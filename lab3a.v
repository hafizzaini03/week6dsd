==> flow/design.v <==
module adder(n, d, c_in, sum, c_out);
input n, d, c_in;
output sum, c_out;
assign sum = n ^ d ^ c_in;
assign c_out = (n & d) | (d & c_in) | (n & c_in);
endmodule
module circuit_a(cout, v, A);
input cout;
input [3:0] v;
output reg [3:0] A;
	always @({cout, v}) 
		case({cout, v})
			5'b01010: A = 4'b0000;
			5'b01011: A = 4'b0001;
			5'b01100: A = 4'b0010;
			5'b01101: A = 4'b0011;
			5'b01110: A = 4'b0100;
			5'b01111: A = 4'b0101;
			5'b10000: A = 4'b0110;
			5'b10001: A = 4'b0111;
			5'b10010: A = 4'b1000;
			5'b10011: A = 4'b1001;
			default: A = 4'bXXXX;
		endcase
endmodule
module circuit_b(z, d1_seg);
input z;
output reg [6:0] d1_seg;
parameter BLANK = 7'b1000000;   
parameter ONE   = 7'b1111001;   
always @(*) begin
    if (z)
        d1_seg = ONE;
    else
        d1_seg = BLANK;
end
endmodule
module comparator(v, z);
input [3:0] v;
output reg z;
	always @(*) begin
		if (v > 4'b1001)
			z = 1;
		else
			z = 0;
	end
endmodule
module decoder(m, seg);
input [3:0] m;
output reg [6:0] seg;
	always @(*) begin
		case (m)
			4'd0: seg = 7'b1000000;
			4'd1: seg = 7'b1111001;
			4'd2: seg = 7'b0100100;
			4'd3: seg = 7'b0110000;
			4'd4: seg = 7'b0011001;
			4'd5: seg = 7'b0010010;
			4'd6: seg = 7'b0000010;
			4'd7: seg = 7'b1111000;
			4'd8: seg = 7'b0000000;
			4'd9: seg = 7'b0010000;
			default: seg = 7'b1111111;     
		endcase
	end
endmodule
module lab3a(clk, rst, ld, cin, a, b, d2, d1, d0);
    input clk, rst, ld, cin;
    input [7:0] a, b;
    output [6:0] d2, d1, d0;
    wire [7:0] s;
    wire [3:0] A1, A2, m1, m2;
    wire [7:1] c;
    wire gr1, gr2, z1, z2, cout1, cout2;
    wire [3:0] reg4bit_output;
    wire [4:0] reg5bit_output;
    adder f0(a[0], b[0], cin,  s[0], c[1]);
    adder f1(a[1], b[1], c[1], s[1], c[2]);
    adder f2(a[2], b[2], c[2], s[2], c[3]);
    adder f3(a[3], b[3], c[3], s[3], cout1);
    comparator c0(s[3:0], gr1);
    assign z1 = cout1 | gr1;
    circuit_a a0(cout1, s[3:0], A1);
    mux21 M0(z1, s[3:0], A1, m1);
    reg4bit r1(clk, rst, ld, m1, reg4bit_output);
    decoder Dec0(reg4bit_output, d0);
    adder f4(a[4], b[4], z1, s[4], c[5]);
    adder f5(a[5], b[5], c[5], s[5], c[6]);
    adder f6(a[6], b[6], c[6], s[6], c[7]);
    adder f7(a[7], b[7], c[7], s[7], cout2);
    comparator c1(s[7:4], gr2);
    assign z2 = cout2 | gr2;
    circuit_a a1(cout2, s[7:4], A2);
    mux21 M1(z2, s[7:4], A2, m2);
    reg5bit r2(clk, rst, ld, {z2, m2}, reg5bit_output);
    decoder Dec1(reg5bit_output[3:0], d1);
    circuit_b b0(reg5bit_output[4], d2);
endmodule
module mux21(sel, a, b, y);
input sel;
input [3:0] a, b;
output [3:0] y;
assign y = sel ? b : a;
endmodule
module reg4bit(clk, rst, ld, D, Q);
    input clk, rst, ld;
    input [3:0] D;
    output reg [3:0] Q;
    always @(posedge clk or negedge rst) begin
        if (!rst)
            Q <= 4'b0000;
        else if (!ld)
            Q <= D;
    end
endmodule
module reg5bit(clk, rst, ld, D, Q);
    input clk, rst, ld;
    input [4:0] D;
    output reg [4:0] Q;
    always @(posedge clk or negedge rst) begin
        if (!rst)
            Q <= 5'b00000;
        else if (!ld)
            Q <= D;
    end
endmodule
# [From RTL to reports: lab3a]
# The steps from the RTL of lab3a to its reports follow in flow order.
# Lines are those of the file above, counted from 1.
# Operators carry their Yosys type and port widths (W data, S select, Z words).
# Library cell names are shortened.
# A cell with -- has no value.
[inputs] design="lab3a" clk_port="clk" library="sky130hd" pvt_corner="tt_025C_1v80"

# [Elaborated design]
# Counts by Yosys on the flattened word-level netlist (proc, flatten, opt, wreduce; memories kept). Register bits leave out memories and registers merged into their read ports (data or address); mux counts leave out enables and synchronous resets folded into registers. Print and check cells are left out. Cells with the same type and inputs are merged into one.
# Yosys's memory passes give these memory sizes; they may raise the number of words (mostly to a power of two), join words into wider ones and drop unused or constant bits.
[word_totals] register_bits=9 latch_bits=0 mem_bits_rw=0 rom_bits=480 clocked_rd_ports_x_width=0 mem_count=4 in_bits=20 wordCells=71
[mem_list] memory="(name not given)" words=32 word_bits=4 rd=1 write_ports=0 line_no=12 text="case({cout, v})"
[mem_list] memory="(name not given)" words=32 word_bits=4 rd=1 write_ports=0 line_no=12
[mem_list] memory="(name not given)" words=16 word_bits=7 rd=1 write_ports=0 line_no=52 text="case (m)"
[mem_list] memory="(name not given)" words=16 word_bits=7 rd=1 write_ports=0 line_no=52
[op_classes] addsub=0 mul=0 div=0 n_cmp=2 eq_ne=0 shifts=0 n_mux=5 logic=58 reduce_and_logical=0
[ops] op="$and A1 B1 Y1" n=24
[ops] op="$or A1 B1 Y1" n=18
[ops] op="$xor A1 B1 Y1" n=16
[ops] op="$gt A4 B4 Y1 const B" n=2
[ops] op="$mux W4" n=2
[ops] op="$mux W6" n=1
[ops] op="$mux W1" n=2

# [Logic depth]
# Yosys ltp: most cells in a row. Word level: on the elaborated netlist, between registers, memories and ports. Mapped: between sequential cells and ports; inverters and the memories' decode and read muxes count.
[logic_depth] depth_word=27 ABC_AREA=0 depth_mapped=18

# [Mapped cells and area]
# Yosys stat after the flow's synthesis: flattened, memories mapped to cells. It holds for the ABC_AREA given above (unset counts as 0); a run with the other value may have another netlist.
# Totals and module areas in this step are rounded.
[by_type] cell_type="dfrtp_1" n=9
[by_type] cell_type="fa_1" n=8
[by_type] cell_type="ha_1" n=10
[by_type] cell_type="inv_1" n=25
[by_type] cell_type="nand2b_1" n=14
[by_type] cell_type="o21ai_0" n=15
[by_type] cell_type="buf_4" n=7
[by_type] cell_type="nor2_1" n=13
[by_type] cell_type="nand2_1" n=9
[by_type] cell_type="a31oi_1" n=5
[by_type] cell_type="a21boi_0" n=3
[by_type] cell_type="mux2_2" n=2
[by_type] cell_type="a21oi_1" n=4
[by_type] cell_type="buf_2" n=4
[by_type] cell_type="a21oi_2" n=2
[by_type] cell_type="o21ai_1" n=3
[by_type] cell_type="o31ai_1" n=2
[by_type] cell_type="clkbuf_8" n=1
# Not listed: further types 8, cells in them 10.
[mapped] stdcells=146 synth_area_um2=1150 seqArea_um2=225 ff_cells=9 buf_cells=13
# The figures by module come from a second, unflattened synthesis with its own total; it is not the netlist above.
[hier_totals] cells_unflattened=127 hier_area_um2=1170
# Each row is one instance without its submodules.
[by_module] mod="decoder" n_inst=2 cells=33 area_um2=210
[by_module] mod="reg5bit" n_inst=1 cells=10 area_um2=181
[by_module] mod="adder" n_inst=8 cells=1 area_um2=20.0
[by_module] mod="reg4bit" n_inst=1 cells=8 area_um2=145
[by_module] mod="mux21" n_inst=2 cells=4 area_um2=45.0
[by_module] mod="circuit_a" n_inst=2 cells=7 area_um2=42.5
[by_module] mod="circuit_b" n_inst=1 cells=9 area_um2=60.1
[by_module] mod="comparator" n_inst=2 cells=1 area_um2=7.5
[by_module] mod="lab3a" n_inst=1 cells=2 area_um2=12.5

# [Timing after synthesis]
# OpenSTA on the mapped netlist: ideal clock, no wires. The path of least setup slack (recovery checks aside). Input and output delay are each 20% of the period. Register names are those of the netlist, which keeps one name where synthesis merged equal registers.
[synth_timing] kind="input port to flip-flop" startpoint="input a[0]" endpoint="register r2.Q[1]" clock_period_ps=5900 arrival_time_ps=4781 path_slack_ps=1031 path_delay_ps=3688 path_stages=18 period_less_setup_slack_ps=4869
# "path_delay_ps" = arrival - input delay + setup time.
# "path_stages": output pins that drive a net of the path, with the launching flip-flop's if there is one; two outputs of one cell count as two.
# "period_less_setup_slack_ps" = period - worst setup slack (recovery checks aside). The figure is calculated, with input and output delays left at 20% of the set period.
# Between the ends stands the longest chain of elaborated cells between them, by number of cells; it is not shown to be the way that was timed. Of several equally long chains one is given.
# A line is the first line of the expression or statement that the cell stems from. Yosys adds cells for indexed reads and writes and turns some case tables into memories.
[synth_via] path_cell_list="inv_1 -> fa_1 -> fa_1 -> inv_1 -> fa_1 -> inv_1 -> fa_1 -> o21ai_0 -> fa_1 -> inv_1 -> fa_1 -> inv_1 -> fa_1 -> inv_1 -> fa_1 -> nand2b_1 -> a21o_1 -> a22oi_1" elab_chain_len=27 cells_between=49 cone_lines=7 classes_between="compare (2); mux (3); logic (43); memory (1)"
[synth_rtl] item="start, declared" line_no=69 text="input [7:0] a, b;"
[synth_rtl] item="$and A1 B1 Y1" line_no=5 text="assign c_out = (n & d) | (d & c_in) | (n & c_in);"
[synth_rtl] item="$or A1 B1 Y1 x2" line_no=5
[synth_rtl] item="$and A1 B1 Y1" line_no=5
[synth_rtl] item="$or A1 B1 Y1 x2" line_no=5
[synth_rtl] item="$and A1 B1 Y1" line_no=5
[synth_rtl] item="$or A1 B1 Y1 x2" line_no=5
[synth_rtl] item="$xor A1 B1 Y1" line_no=4 text="assign sum = n ^ d ^ c_in;"
[synth_rtl] item="(+9 left out)"
[synth_rtl] item="$and A1 B1 Y1" line_no=5
[synth_rtl] item="$or A1 B1 Y1 x2" line_no=5
[synth_rtl] item="$xor A1 B1 Y1" line_no=4
[synth_rtl] item="$gt A4 B4 Y1" line_no=42 text="if (v > 4'b1001)"
[synth_rtl] item="$mux W1" line_no=42
[synth_rtl] item="$or A1 B1 Y1" line_no=92 text="assign z2 = cout2 | gr2;"
[synth_rtl] item="$mux W4" line_no=103 text="assign y = sel ? b : a;"
[synth_rtl] item="end, assigned" line_no=122 text="Q <= 5'b00000;"
[synth_rtl] item="end, assigned" line_no=124 text="Q <= D;"
[synth_rtl] item="end, declared" line_no=119 text="output reg [4:0] Q;"

# [Worst path after layout]
# From the final timing report of flow run 2: the path of least setup slack in the routed layout; clock arrival at registers is part of the times.
# The report prints the path's times to 10 ps; the period is as set.
[layout_timing] kind="input port to flip-flop" startpoint="input a[0]" endpoint="register r2.Q[1]" clock_period_ps=4030 arrival_time_ps=4440 path_slack_ps=-270 path_stages=19
# Between the ends stands the longest chain of elaborated cells between them, by number of cells; it is not shown to be the way that was timed. Of several equally long chains one is given.
[layout_via] path_cell_list="buf_6 -> inv_4 -> fa_2 -> fa_2 -> inv_2 -> fa_2 -> inv_2 -> fa_1 -> o21ai_2 -> fa_2 -> inv_2 -> fa_2 -> inv_2 -> fa_2 -> inv_2 -> fa_2 -> buf_4 -> a31oi_2 -> a22oi_2" elab_chain_len=27 cells_between=49 cone_lines=7 classes_between="compare (2); mux (3); logic (43); memory (1)"
[layout_rtl] item="start, declared" line_no=69 text="input [7:0] a, b;"
[layout_rtl] item="$and A1 B1 Y1" line_no=5 text="assign c_out = (n & d) | (d & c_in) | (n & c_in);"
[layout_rtl] item="$or A1 B1 Y1 x2" line_no=5
[layout_rtl] item="$and A1 B1 Y1" line_no=5
[layout_rtl] item="$or A1 B1 Y1 x2" line_no=5
[layout_rtl] item="$and A1 B1 Y1" line_no=5
[layout_rtl] item="$or A1 B1 Y1 x2" line_no=5
[layout_rtl] item="$xor A1 B1 Y1" line_no=4 text="assign sum = n ^ d ^ c_in;"
[layout_rtl] item="(+9 left out)"
[layout_rtl] item="$and A1 B1 Y1" line_no=5
[layout_rtl] item="$or A1 B1 Y1 x2" line_no=5
[layout_rtl] item="$xor A1 B1 Y1" line_no=4
[layout_rtl] item="$gt A4 B4 Y1" line_no=42 text="if (v > 4'b1001)"
[layout_rtl] item="$mux W1" line_no=42
[layout_rtl] item="$or A1 B1 Y1" line_no=92 text="assign z2 = cout2 | gr2;"
[layout_rtl] item="$mux W4" line_no=103 text="assign y = sel ? b : a;"
[layout_rtl] item="end, assigned" line_no=122 text="Q <= 5'b00000;"
[layout_rtl] item="end, assigned" line_no=124 text="Q <= D;"
[layout_rtl] item="end, declared" line_no=119 text="output reg [4:0] Q;"

Stored flow runs of lab3a (2 of them; Yosys, OpenROAD, sky130hd). They differ in their settings and are not a sequence. Constraints: input delay and output delay 20% of the set period each, output load 0.01 pF.
By "worst setup path time" is meant the share of the clock period that the worst setup path is allowed (20% is reserved at inputs, 20% at outputs), minus its slack. Clock arrival times at its registers enter into it.
"worst setup path time" is known to 10 ps.
The measured numbers are rounded.
[flow run 1] settings: period_ns=4.61, CORE_UTILIZATION=61, PLACE_DENSITY_LB_ADDON=0.18, CORE_ASPECT_RATIO=1.21, CELL_PAD_IN_SITES_GLOBAL_PLACEMENT=1, ABC_AREA=0, CTS_CLUSTER_SIZE=12, SLEW_MARGIN=5, MIN_ROUTING_LAYER=met2, CAP_MARGIN=20, CORE_MARGIN=2
[flow run 1] result: did not finish, placement stopped with FLW-0024
[flow run 2] settings: period_ns=4.03, CORE_UTILIZATION=60, SETUP_SLACK_MARGIN=-0.32, PLACE_DENSITY_LB_ADDON=0.09, CORE_ASPECT_RATIO=0.93, CTS_CLUSTER_SIZE=69, CAP_MARGIN=30, SLEW_MARGIN=0, CORE_MARGIN=2
[flow run 2] result: chip area after synthesis (Yosys) 1150 sq um, die area 2290 sq um, utilization 87.1 %, worst setup slack after layout -271 ps, worst hold slack 588 ps, worst setup path time 3500 ps, worst setup path kind input port to flip-flop
